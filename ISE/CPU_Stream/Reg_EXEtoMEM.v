==> flow/design.v <==
`timescale 1ns / 1ps
module Reg_EXEtoMEM(
    input CLK,
    input Reset_in,PCWrite_in,isRtype_in,
    input Zero_in,
          regShouldWrite_in,
          memWrite_in,memRead_in,memToReg_in,
    input [32:1] branchAddress_in,nextAddress_in,
                 regReadData2_in,
                 aluOut_in,
    input [5:1] regWriteAddress_in,
    input [2:1] PCSrc_in,
    output reg PCWrite_out,Reset_out,isRtype_out,
               Zero_out,
               regShouldWrite_out,
               memWrite_out,memRead_out,memToReg_out,
    output reg [32:1] branchAddress_out,
                      aluOut_out,
                      regReadData2_out,
    output reg [5:1] regWriteAddress_out,
    output reg [2:1] PCSrc_out
    );
    always @(posedge CLK)begin
        if(Reset_in == 0)begin
            Reset_out <= Reset_in;
            PCWrite_out <= PCWrite_in;
            isRtype_out <= isRtype_in;
            PCSrc_out <= PCSrc_in;
            Zero_out <= Zero_in;
            aluOut_out <= aluOut_in;
            regShouldWrite_out <= regShouldWrite_in;
            regReadData2_out <= regReadData2_in;
            regWriteAddress_out <= regWriteAddress_in;
            memWrite_out <= memWrite_in;
            memRead_out <= memRead_in;
            memToReg_out <= memToReg_in;
            if( (PCSrc_in==2'b01 && aluOut_in==0) || (PCSrc_in==2'b10 && aluOut_in!=0) )begin
                branchAddress_out <= branchAddress_in;  
                end
            else begin
                branchAddress_out <= nextAddress_in;  
            end
        end
        else begin
            PCWrite_out <= 0;
            regShouldWrite_out <= 0;
            memWrite_out <= 0;
            memRead_out <= 0;
        end
    end
endmodule
* Tool chain data of Reg_EXEtoMEM *
Tool output for the design above, in the order of the flow.
Line numbers count from 1 in the design file above.
Operators: Yosys type, input widths -> output width; for muxes data width and select width s.
Library cell names are shortened.
The mark n/a stands for no value.

inputs
  top = Reg_EXEtoMEM
  clock port = CLK
  cell library = sky130hd
  corner = tt_025C_1v80

* Elaborated design *
Source: Yosys, flattened and elaborated, memories not mapped. Widths are those after wreduce; folded enables and synchronous resets count as part of the registers. Registers that Yosys merges into a memory's read port (data or address) are not register bits. Print and check cells do not count. Equal cells are merged and count once.

cells by class
  add/subtract/negate cells = 0
  multiply operators = 0
  divide/modulo/power cells = 0
  order comparisons = 0
  equal/unequal tests = 2
  shift operators = 0
  mux-type cells = 1
  bitwise logic cells = 0
  reductions and logical operators = 5

operators by type and width
  operator            count
  $logic_not 32->1    1
  $reduce_bool 32->1  1
  $mux 32             1
  $logic_and 1x1->1   2
  $eq 2x1->1 const B  1
  $eq 2x2->1 const B  1
  $logic_or 1x1->1    1

bit counts
  bits in registers = 110
  latch bits = 0
  RAM bits = 0
  memory bits (read-only) = 0
  word width x clocked read ports = 0
  memories = 0
  input port bits = 144
  output and inout bits = 111
  word-level cells = 20

* Depth *
Depth = most cells in a row (Yosys ltp): at word level without a register or memory, in the mapped netlist without a sequential cell, where the memories' decode and read muxes count.

logic depth
  depth in word-level cells = 4
  ABC_AREA = 0
  gate-level depth with buffers = 7
  depth with buffers taken out = 5

* Netlist *
The flow's flattened synthesis, as Yosys stat reports it; memories are mapped. The netlist is that of the ABC_AREA named above (0 if unset); the other value can give another one.

mapped netlist
  mapped cells = 356
  mapped area = 4727.0 µm²
  area of sequential cells = 3263.1 µm²
  flip-flop cells = 110
  buffer cells = 34

cells by type
  cell type  count  total area (µm²)
  edfxtp_1   106    3.18E+03
  a211oi_1   32     240.23
  or4_1      32     240.23
  nand2b_1   32     200.192
  o22ai_1    32     200.192
  a21oi_1    32     160.154
  nor3_1     32     160.154
  clkbuf_1   24     90.086
  dfxtp_1    4      80.077
  nor4_1     8      50.048
  buf_2      6      30.029
  nor2b_1    4      25.024
  nand4_1    2      12.512
  buf_1      3      11.261
  nor3_2     1      10.01
  o21ai_2    1      8.758
  buf_4      1      7.507
  or2_1      1      6.256

Other cell types: 3; their cells: 3.

* Timing after synthesis *
OpenSTA on the mapped netlist: ideal clock, no wires. The path of least setup slack (recovery checks aside). Input and output delay are each 20% of the period. Register names are those of the netlist, which keeps one name where synthesis merged equal registers.

path after synthesis
  path type = input to register
  from = input port Reset_in
  to = register PCSrc_out[1]
  clock period = 4100 ps
  external input delay = 820 ps
  library setup time = 459 ps
  launch time at the first pin = 820 ps
  data arrival time = 2869 ps
  required time = 3641 ps
  slack = 772 ps
  delay of the path = 2508 ps
  stages = 1
  buffers on the path = 0
  synthesis period reached = 3328 ps

"delay of the path" is the arrival time less input delay plus setup time.
"stages": output pins that drive a net of the path, with the launching flip-flop's if there is one; two outputs of one cell count as two.
"synthesis period reached" = period - worst setup slack (recovery checks aside). The figure is calculated, with input and output delays left at 20% of the set period.

on the way, after synthesis
  cells stage by stage = inv_1
  length of the longest elaborated chain = 0
  elaborated cells between the ends (all ways) = 0
  RTL lines with such cells = 0

ends and longest elaborated chain, after synthesis
  what         line  RTL
  from (decl)  4     input Reset_in,PCWrite_in,isRtype_in,
  to (assign)  28    PCSrc_out <= PCSrc_in;
  to (decl)    21    output reg [2:1] PCSrc_out

## Implementation results

Reg_EXEtoMEM: 2 stored runs of the Yosys and OpenROAD flow on sky130hd. The settings differ; the order carries no meaning. The constraints put input and output delay at 20% of the set period each and load the outputs with 0.01 pF.

Entry A
==> flow/run.sh <==
#!/bin/bash
# the make line also repeats the synthesis and layout settings of config.mk as NAME=value (left out here)
make -C /OpenROAD-flow-scripts/flow DESIGN_CONFIG=/design/flow/config.mk WORK_HOME=/design/flow/orfs CLKGATE_MAP_FILE= finish
==> flow/config.mk <==
export PLATFORM = sky130hd
export DESIGN_NAME = Reg_EXEtoMEM
export DESIGN_NICKNAME = Reg_EXEtoMEM
export VERILOG_FILES = /design/flow/design.v
export SDC_FILE = /design/flow/constraint.sdc
export NUM_CORES = 4
export LEC_CHECK = 0
export CAP_MARGIN = 20
export CELL_PAD_IN_SITES_GLOBAL_PLACEMENT = 1
export CORE_MARGIN = 2
export CORE_UTILIZATION = 64
export PLACE_DENSITY_LB_ADDON = 0.03
export SETUP_SLACK_MARGIN = 0.24
export SLEW_MARGIN = 40
==> flow/constraint.sdc <==
create_clock -name core_clock -period 2.56 [get_ports {CLK}]
set_input_delay 0.5120 -clock core_clock [delete_from_list [all_inputs] [get_ports {CLK}]]
set_output_delay 0.5120 -clock core_clock [all_outputs]
set_load 0.01 [all_outputs]

==> results of entry A <==
did not finish, placement stopped with FLW-0024

Entry B
==> flow/run.sh <==
#!/bin/bash
# the make line also repeats the synthesis and layout settings of config.mk as NAME=value (left out here)
make -C /OpenROAD-flow-scripts/flow DESIGN_CONFIG=/design/flow/config.mk WORK_HOME=/design/flow/orfs CLKGATE_MAP_FILE= finish
==> flow/config.mk <==
export PLATFORM = sky130hd
export DESIGN_NAME = Reg_EXEtoMEM
export DESIGN_NICKNAME = Reg_EXEtoMEM
export VERILOG_FILES = /design/flow/design.v
export SDC_FILE = /design/flow/constraint.sdc
export NUM_CORES = 4
export LEC_CHECK = 0
export CAP_MARGIN = 10
export CELL_PAD_IN_SITES_GLOBAL_PLACEMENT = 3
export CORE_MARGIN = 3
export CORE_UTILIZATION = 71
export CTS_CLUSTER_DIAMETER = 277
export GPL_ROUTABILITY_DRIVEN = 1
export GPL_TIMING_DRIVEN = 0
export MAX_ROUTING_LAYER = met5
export MIN_ROUTING_LAYER = met2
export PLACE_DENSITY = 0.71
export SETUP_SLACK_MARGIN = 0.46
export SLEW_MARGIN = 20
export TNS_END_PERCENT = 80
==> flow/constraint.sdc <==
create_clock -name core_clock -period 2.99 [get_ports {CLK}]
set_input_delay 0.5980 -clock core_clock [delete_from_list [all_inputs] [get_ports {CLK}]]
set_output_delay 0.5980 -clock core_clock [all_outputs]
set_load 0.01 [all_outputs]

==> results of entry B <==
did not finish, placement stopped with GPL-0301
