==> flow/design.v <==
`timescale 1ns / 1ps
module Reg_IDtoEXE(
    input CLK,Reset_in,
    input PCWrite_in,
          regShouldWrite_in,
          aluInputBSelect_in,
          memWrite_in,memRead_in,memToReg_in,
          jumpSrc,
          isRtype_in,isJal_in,
    input [32:1] newAddress_in,
                 regReadData1_in,regReadData2_in,Immediate_in,
    input [26:1] jumpAddress_in_opCode,
    input [6:1] aluOpCode_in,
    input [5:1] regWriteAddress_in,regReadAddress1_in,regReadAddress2_in,
    input [2:1] PCSrc_jump_in,PCSrc_branch_in,
    output reg Reset_out,PCWrite_out,isRtype_out,isJal_out,
           regShouldWrite_out,
           memWrite_out,memRead_out,memToReg_out,
    output reg [32:1] newAddress_out,
                      regReadData1_out,regReadData2_out,
                      aluInputB_out,Immediate_out,
    output reg [32:1] jumpAddress_out,
    output reg [6:1] aluOpCode_out,
    output reg [5:1] regWriteAddress_out,regReadAddress1_out,regReadAddress2_out,
    output reg [2:1] PCSrc_jump_out,PCSrc_branch_out
    );
    always @(posedge CLK)begin
        if(Reset_in == 0)begin
            Reset_out <= Reset_in;
            isRtype_out <= isRtype_in;
            isJal_out <= isJal_in;
            PCWrite_out <= PCWrite_in;
            PCSrc_jump_out <= PCSrc_jump_in;
            PCSrc_branch_out <= PCSrc_branch_in;
            newAddress_out <= newAddress_in;
            regShouldWrite_out <= regShouldWrite_in;
            memWrite_out <= memWrite_in;
            memRead_out <= memRead_in;
            memToReg_out <= memToReg_in;
            regReadData1_out <= regReadData1_in;
            regReadData2_out <= regReadData2_in;
            regReadAddress2_out <= regReadAddress2_in;
            regReadAddress1_out <= regReadAddress1_in;
            regWriteAddress_out <= regWriteAddress_in;
            Immediate_out <= Immediate_in;
            aluOpCode_out <= aluOpCode_in;
            if(aluInputBSelect_in == 0) aluInputB_out <= regReadData2_in;
            else    aluInputB_out <= Immediate_in;
            if(jumpSrc == 0)begin
                jumpAddress_out[32:29] <= newAddress_in[32:29];
                jumpAddress_out[28:3] <= jumpAddress_in_opCode;
                jumpAddress_out[2:1] <= 2'b00;
            end
            else begin
                jumpAddress_out <= regReadData1_in;
            end
        end
        else begin
            PCWrite_out <= 0;
            regShouldWrite_out <= 0;
            memWrite_out <= 0;
            memRead_out <= 0;
        end
    end
endmodule
== Step by step through the tools: Reg_IDtoEXE ==
What the tools print for Reg_IDtoEXE, step after step.
Lines are those of the file above, counted from 1.
Operators carry their Yosys type and port widths (W data, S select, Z words).
Not given: --
Set-up
  top: Reg_IDtoEXE
  clock input: CLK
  library: sky130hd
  library corner: tt_025C_1v80

== Word-level counts ==
Source: Yosys, flattened and elaborated, memories not mapped. Widths are those after wreduce; folded enables and synchronous resets count as part of the registers. Registers that Yosys merges into a memory's read port (data or address) are not register bits. Print and check cells do not count. Equal cells are merged and count once.
Bit counts
  register bits: 224
  input port bits: 190
  output and inout bits: 225
  elaborated cells: 23
Cells by class
  muxes and demuxes: 3
Operators by type and width (count)
  $mux W32: 1
  $mux W26: 1
  $mux W4: 1

== Longest topological paths ==
Yosys ltp: most cells in a row. Word level: on the elaborated netlist, between registers, memories and ports. Mapped: between sequential cells and ports; inverters and the memories' decode and read muxes count.
Logic depth
  depth after elaboration: 1
  ABC_AREA: 0
  mapped depth: 3
  gate-level depth less buffers: 1

== After synthesis ==
Source: synth_stat.txt of the flow (Yosys; design flattened, memories mapped). It holds for the ABC_AREA given above (unset counts as 0); a run with the other value may have another netlist.
Cell types
  sky130_fd_sc_hd__edfxtp_1: count 220, total area 6.61E+03 µm²
  sky130_fd_sc_hd__mux2_4: count 58, total area 870.835 µm²
  sky130_fd_sc_hd__buf_12: count 5, total area 100.096 µm²
  sky130_fd_sc_hd__dfxtp_1: count 4, total area 80.077 µm²
  sky130_fd_sc_hd__mux2_2: count 4, total area 45.043 µm²
  sky130_fd_sc_hd__buf_6: count 3, total area 33.782 µm²
  sky130_fd_sc_hd__nor2b_1: count 4, total area 25.024 µm²
  sky130_fd_sc_hd__and2_1: count 2, total area 12.512 µm²
  sky130_fd_sc_hd__buf_4: count 1, total area 7.507 µm²
  sky130_fd_sc_hd__conb_1: count 1, total area 3.754 µm²
  sky130_fd_sc_hd__inv_1: count 1, total area 3.754 µm²
Mapped netlist
  mapped cells: 303
  mapped area: 7788.7 µm²
  mapped flip-flops: 224
  buffer cells: 9

== Timing after synthesis ==
Source: OpenSTA report_checks on the synthesized netlist (no wires, ideal clock, input and output delay 20% of the period each), path of least setup slack; recovery checks are left aside. Register names are those of the netlist, which keeps one name where synthesis merged equal registers.
Timing after synthesis
  kind: input to register
  from: input Reset_in
  to: register Immediate_out[10]
  clock period: 10.1 ns
  library setup time: 0.570 ns
  arrival time: 6.259 ns
  required time: 9.530 ns
  slack: 3.271 ns
  path delay: 4.809 ns
  stages: 1
  path buffers: 0
  synthesis period reached: 6.829 ns
"path delay" is the arrival time less input delay plus setup time.
"stages": output pins that drive a net of the path, with the launching flip-flop's if there is one; two outputs of one cell count as two.
"synthesis period reached" is the clock period less the worst setup slack; recovery checks do not enter. This is arithmetic on one report: input and output delays are still those of the set period (20% each).
On the way, after synthesis
  cell sequence: sky130_fd_sc_hd__inv_1
  cells in the longest elaborated chain: 0
  elaborated cells on any way between the ends: 0
Ends and longest elaborated chain, after synthesis
  from (decl): RTL line 3  | input CLK,Reset_in,
  to (assign): RTL line 45  | Immediate_out <= Immediate_in;
  to (decl): RTL line 21  | aluInputB_out,Immediate_out,

== Worst path after layout ==
From the final timing report of stored run 2: the path of least setup slack in the routed layout; clock arrival at registers is part of the times.
Timing after layout
  kind: input to register
  from: input Reset_in
  to: register aluInputB_out[27]
  clock period: 12.6 ns
  library setup time: 0.38 ns
  arrival time: 4.91 ns
  required time: 12.73 ns
  slack: 7.82 ns
  stages: 3
  path buffers: 2
On the way, after layout
  cell sequence: sky130_fd_sc_hd__clkdlybuf4s50_1 > sky130_fd_sc_hd__inv_8 > sky130_fd_sc_hd__buf_4
  cells in the longest elaborated chain: 0
  elaborated cells on any way between the ends: 0
Ends and longest elaborated chain, after layout
  from (decl): RTL line 3  | input CLK,Reset_in,
  to (assign): RTL line 47  | if(aluInputBSelect_in == 0) aluInputB_out <= regReadData2_in;
  to (assign): RTL line 48  | else    aluInputB_out <= Immediate_in;
  to (decl): RTL line 21  | aluInputB_out,Immediate_out,

## Implementation results

2 stored runs of Reg_IDtoEXE in the flow (synthesis by Yosys, layout by OpenROAD, sky130hd cells), in arbitrary order. Constraints: input delay and output delay 20% of the set period each, output load 0.01 pF.
"achieved clock period (ns)" = clock period - worst setup slack. The figure is calculated, with input and output delays left at 20% of the set period.
"worst setup path time (ns)" means the part of the period allowed to the worst setup path (the constraints hold back 20% at inputs and 20% at outputs) less its slack; where the path has registers, the arrival times of their clocks count too.
By "finish__power__total" is meant OpenSTA's value without simulated activity: inputs other than the clock are taken to toggle once in ten clock periods, and the tool carries that through the logic.

Flow files of stored run 1
==> flow/run.sh <==
#!/bin/bash
# the make line also repeats the synthesis and layout settings of config.mk as NAME=value (left out here)
make -C /OpenROAD-flow-scripts/flow DESIGN_CONFIG=/design/flow/config.mk WORK_HOME=/design/flow/orfs CLKGATE_MAP_FILE= finish
==> flow/config.mk <==
export PLATFORM = sky130hd
export DESIGN_NAME = Reg_IDtoEXE
export DESIGN_NICKNAME = Reg_IDtoEXE
export VERILOG_FILES = /design/flow/design.v
export SDC_FILE = /design/flow/constraint.sdc
export NUM_CORES = 4
export LEC_CHECK = 0
export ABC_AREA = 1
export CAP_MARGIN = 20
export CELL_PAD_IN_SITES_DETAIL_PLACEMENT = 2
export CORE_ASPECT_RATIO = 1.49
export CORE_MARGIN = 2
export CORE_UTILIZATION = 58
export CTS_CLUSTER_SIZE = 30
export PLACE_DENSITY = 0.43
export SLEW_MARGIN = 5
==> flow/constraint.sdc <==
create_clock -name core_clock -period 6.59 [get_ports {CLK}]
set_input_delay 1.3180 -clock core_clock [delete_from_list [all_inputs] [get_ports {CLK}]]
set_output_delay 1.3180 -clock core_clock [all_outputs]
set_load 0.01 [all_outputs]

report of stored run 1: did not finish, place, PPL-0024

Flow files of stored run 2
==> flow/run.sh <==
#!/bin/bash
# the make line also repeats the synthesis and layout settings of config.mk as NAME=value (left out here)
make -C /OpenROAD-flow-scripts/flow DESIGN_CONFIG=/design/flow/config.mk WORK_HOME=/design/flow/orfs CLKGATE_MAP_FILE= finish
==> flow/config.mk <==
export PLATFORM = sky130hd
export DESIGN_NAME = Reg_IDtoEXE
export DESIGN_NICKNAME = Reg_IDtoEXE
export VERILOG_FILES = /design/flow/design.v
export SDC_FILE = /design/flow/constraint.sdc
export NUM_CORES = 4
export LEC_CHECK = 0
export CAP_MARGIN = 20
export CORE_MARGIN = 2
export CORE_UTILIZATION = 40
export SLEW_MARGIN = 20
==> flow/constraint.sdc <==
create_clock -name core_clock -period 12.6 [get_ports {CLK}]
set_input_delay 2.5200 -clock core_clock [delete_from_list [all_inputs] [get_ports {CLK}]]
set_output_delay 2.5200 -clock core_clock [all_outputs]
set_load 0.01 [all_outputs]

report of stored run 2
yosys chip area after synthesis (um^2): 7788.7
finish__design__die__area: 20603.7
finish__design__instance__area__stdcell: 12881.1
finish__design__instance__utilization: 0.6684
finish__timing__setup__ws: 7.820
finish__timing__setup__tns: 0.000
finish__timing__hold__ws: 2.562
finish__power__total: 1.854e-03
achieved clock period (ns): 4.780
worst setup path time (ns): 2.26
worst setup path kind: input to register
