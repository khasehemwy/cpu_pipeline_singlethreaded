==> flow/design.v <==
`timescale 1ns / 1ps
module RAM(
    input CLK,
    input [32:1] Address,writeData,
    input Read,Write,
    output reg [32:1] dataOut
    );
    parameter N = 63;
    reg [8:1] ram [N:0];
    initial begin
        for(i=0;i<=N;i=i+1)
            ram[i] <= 0;
    end
    integer i;
    always @(Address or Read)begin
        if(Read==1)begin
            dataOut[32:25]=ram[Address];
            dataOut[24:17]=ram[Address+1];
            dataOut[16:9]=ram[Address+2];
            dataOut[8:1]=ram[Address+3];
            end
        else begin
            dataOut=32'bzzzzzzzz;
            end
    end
    always @(negedge CLK)begin
        if(Write==1)begin
            ram[Address] <= writeData[32:25];  
            ram[Address+1] <= writeData[24:17];  
            ram[Address+2] <= writeData[16:9];  
            ram[Address+3] <= writeData[8:1];  
        end
        else ;
    end
endmodule
From RTL to reports: RAM
Tool output for the design above, in the order of the flow.
Lines are those of the file above, counted from 1.
Operators: Yosys type, input widths -> output width; for muxes data width and select width s.
Cell names lack the library's common part.
Not given: -

inputs
  top module = RAM
  clock port = CLK
  standard-cell library = sky130hd
  corner = tt_025C_1v80

Word-level counts
Yosys after proc, flatten, opt, wreduce and memory -nomap, before mapping. Enables and synchronous resets that opt folds into registers are not counted as muxes. Memory bits, and registers merged into a memory's read port (data or address), are not among the register bits. Print and check cells are not counted. Equal cells are merged and count once.
Yosys's memory passes give these memory sizes; they may raise the number of words (mostly to a power of two), join words into wider ones and drop unused or constant bits.

bit counts
  memories = 1
  output and inout bits = 32
  memory bits (read-only) = 0
  RAM bits = 512
  clocked read ports x word width = 0
  input port bits = 67
  bits in latches = 0
  bits in registers = 0

memories
  memory  words  bits a word  read ports  write ports  RTL line  text
  ram     64     8            4           4            9         reg [8:1] ram [N:0];

cells by class
  divide/modulo/power cells = 0
  bitwise operators = 0
  mux-type cells = 13
  reduce/logical cells = 0
  add/subtract/negate cells = 3
  multiply operators = 0
  equal/unequal tests = 0
  magnitude comparators = 0
  shifts and indexed selects = 0

operators with widths
  cell                 number
  $mux 8               8
  $mux 6               4
  $add 6x2->6 const B  2
  $add 6x1->6 const B  1
  $mux 1               1

Depth
Longest topological path by Yosys (ltp), each cell counted once; first at word level (registers and memories cut), then after technology mapping (sequential cells cut; the memories' decode and read muxes count).

depth
  depth in word-level cells = 2
  ABC_AREA = 0
  depth in mapped cells = 15

After synthesis
The flow's flattened synthesis, as Yosys stat reports it; memories are mapped. The netlist is that of the ABC_AREA named above (0 if unset); the other value can give another one.
Totals and module areas in this step are rounded.

cell types
  cell      number  total area (um2)
  edfxtp_1  512     1.54E+04
  mux4_2    465     1.05E+04
  mux2i_1   720     7.21E+03
  mux2_2    522     5.88E+03
  nand2_1   423     1.59E+03
  o21ai_0   288     1.44E+03
  clkbuf_1  318     1.19E+03
  a21oi_1   210     1.05E+03
  nand3_1   203     1.02E+03
  buf_2     173     865.83
  nor3_1    134     670.643
  nor2_1    146     548.026
  nand4_1   83      519.248
  o22ai_1   63      394.128
  o21ai_1   71      355.341
  buf_4     47      352.838
  buf_1     75      281.52
  nor4_1    42      262.752

Not listed: further types 78, cells in them 328.

synthesis totals
  buffer cells = 626
  standard cells after synthesis = 4,823
  flip-flop cells = 512
  cell area after synthesis = 52,500 um2

Memo
Re: implementation data of RAM

Design RAM on sky130hd. What follows are 2 stored runs of the flow, each under its own settings; their order means nothing. The constraints put input and output delay at 20% of the set period each and load the outputs with 0.01 pF.
By "power" is meant OpenSTA's value without simulated activity: inputs other than the clock are taken to toggle once in ten clock periods, and the tool carries that through the logic.
The results are shown rounded.

Run 1
==> flow/run.sh <==
#!/bin/bash
# the make line also repeats the synthesis and layout settings of config.mk as NAME=value (left out here)
make -C /OpenROAD-flow-scripts/flow DESIGN_CONFIG=/design/flow/config.mk WORK_HOME=/design/flow/orfs CLKGATE_MAP_FILE= finish
==> flow/config.mk <==
export PLATFORM = sky130hd
export DESIGN_NAME = RAM
export DESIGN_NICKNAME = RAM
export VERILOG_FILES = /design/flow/design.v
export SDC_FILE = /design/flow/constraint.sdc
export NUM_CORES = 4
export LEC_CHECK = 0
export CAP_MARGIN = 20
export CORE_MARGIN = 2
export CORE_UTILIZATION = 40
export SETUP_SLACK_MARGIN = 2.33
export SLEW_MARGIN = 20
==> flow/constraint.sdc <==
create_clock -name core_clock -period 14.8 [get_ports {CLK}]
set_input_delay 2.9600 -clock core_clock [delete_from_list [all_inputs] [get_ports {CLK}]]
set_output_delay 2.9600 -clock core_clock [all_outputs]
set_load 0.01 [all_outputs]

==> results of run 1 <==
chip area after synthesis (Yosys): 52,500 um2
die area: 134,000 um2
standard-cell area of the final layout: 64,800 um2
utilization: 49.9 %
worst setup slack after layout: 1,150 ps
total negative slack: 0 ps
worst hold slack: 7,070 ps
power: 5,830 µW

Run 2
==> flow/run.sh <==
#!/bin/bash
# the make line also repeats the synthesis and layout settings of config.mk as NAME=value (left out here)
make -C /OpenROAD-flow-scripts/flow DESIGN_CONFIG=/design/flow/config.mk WORK_HOME=/design/flow/orfs CLKGATE_MAP_FILE= finish
==> flow/config.mk <==
export PLATFORM = sky130hd
export DESIGN_NAME = RAM
export DESIGN_NICKNAME = RAM
export VERILOG_FILES = /design/flow/design.v
export SDC_FILE = /design/flow/constraint.sdc
export NUM_CORES = 4
export LEC_CHECK = 0
export CAP_MARGIN = 20
export CORE_ASPECT_RATIO = 1.35
export CORE_MARGIN = 5
export CORE_UTILIZATION = 34
export CTS_CLUSTER_DIAMETER = 315
export GPL_TIMING_DRIVEN = 0
export MIN_ROUTING_LAYER = met2
export PLACE_DENSITY_LB_ADDON = 0.1
export SLEW_MARGIN = 25
==> flow/constraint.sdc <==
create_clock -name core_clock -period 10.5 [get_ports {CLK}]
set_input_delay 2.1000 -clock core_clock [delete_from_list [all_inputs] [get_ports {CLK}]]
set_output_delay 2.1000 -clock core_clock [all_outputs]
set_load 0.01 [all_outputs]

==> results of run 2 <==
did not finish, routing stopped with GRT-0116
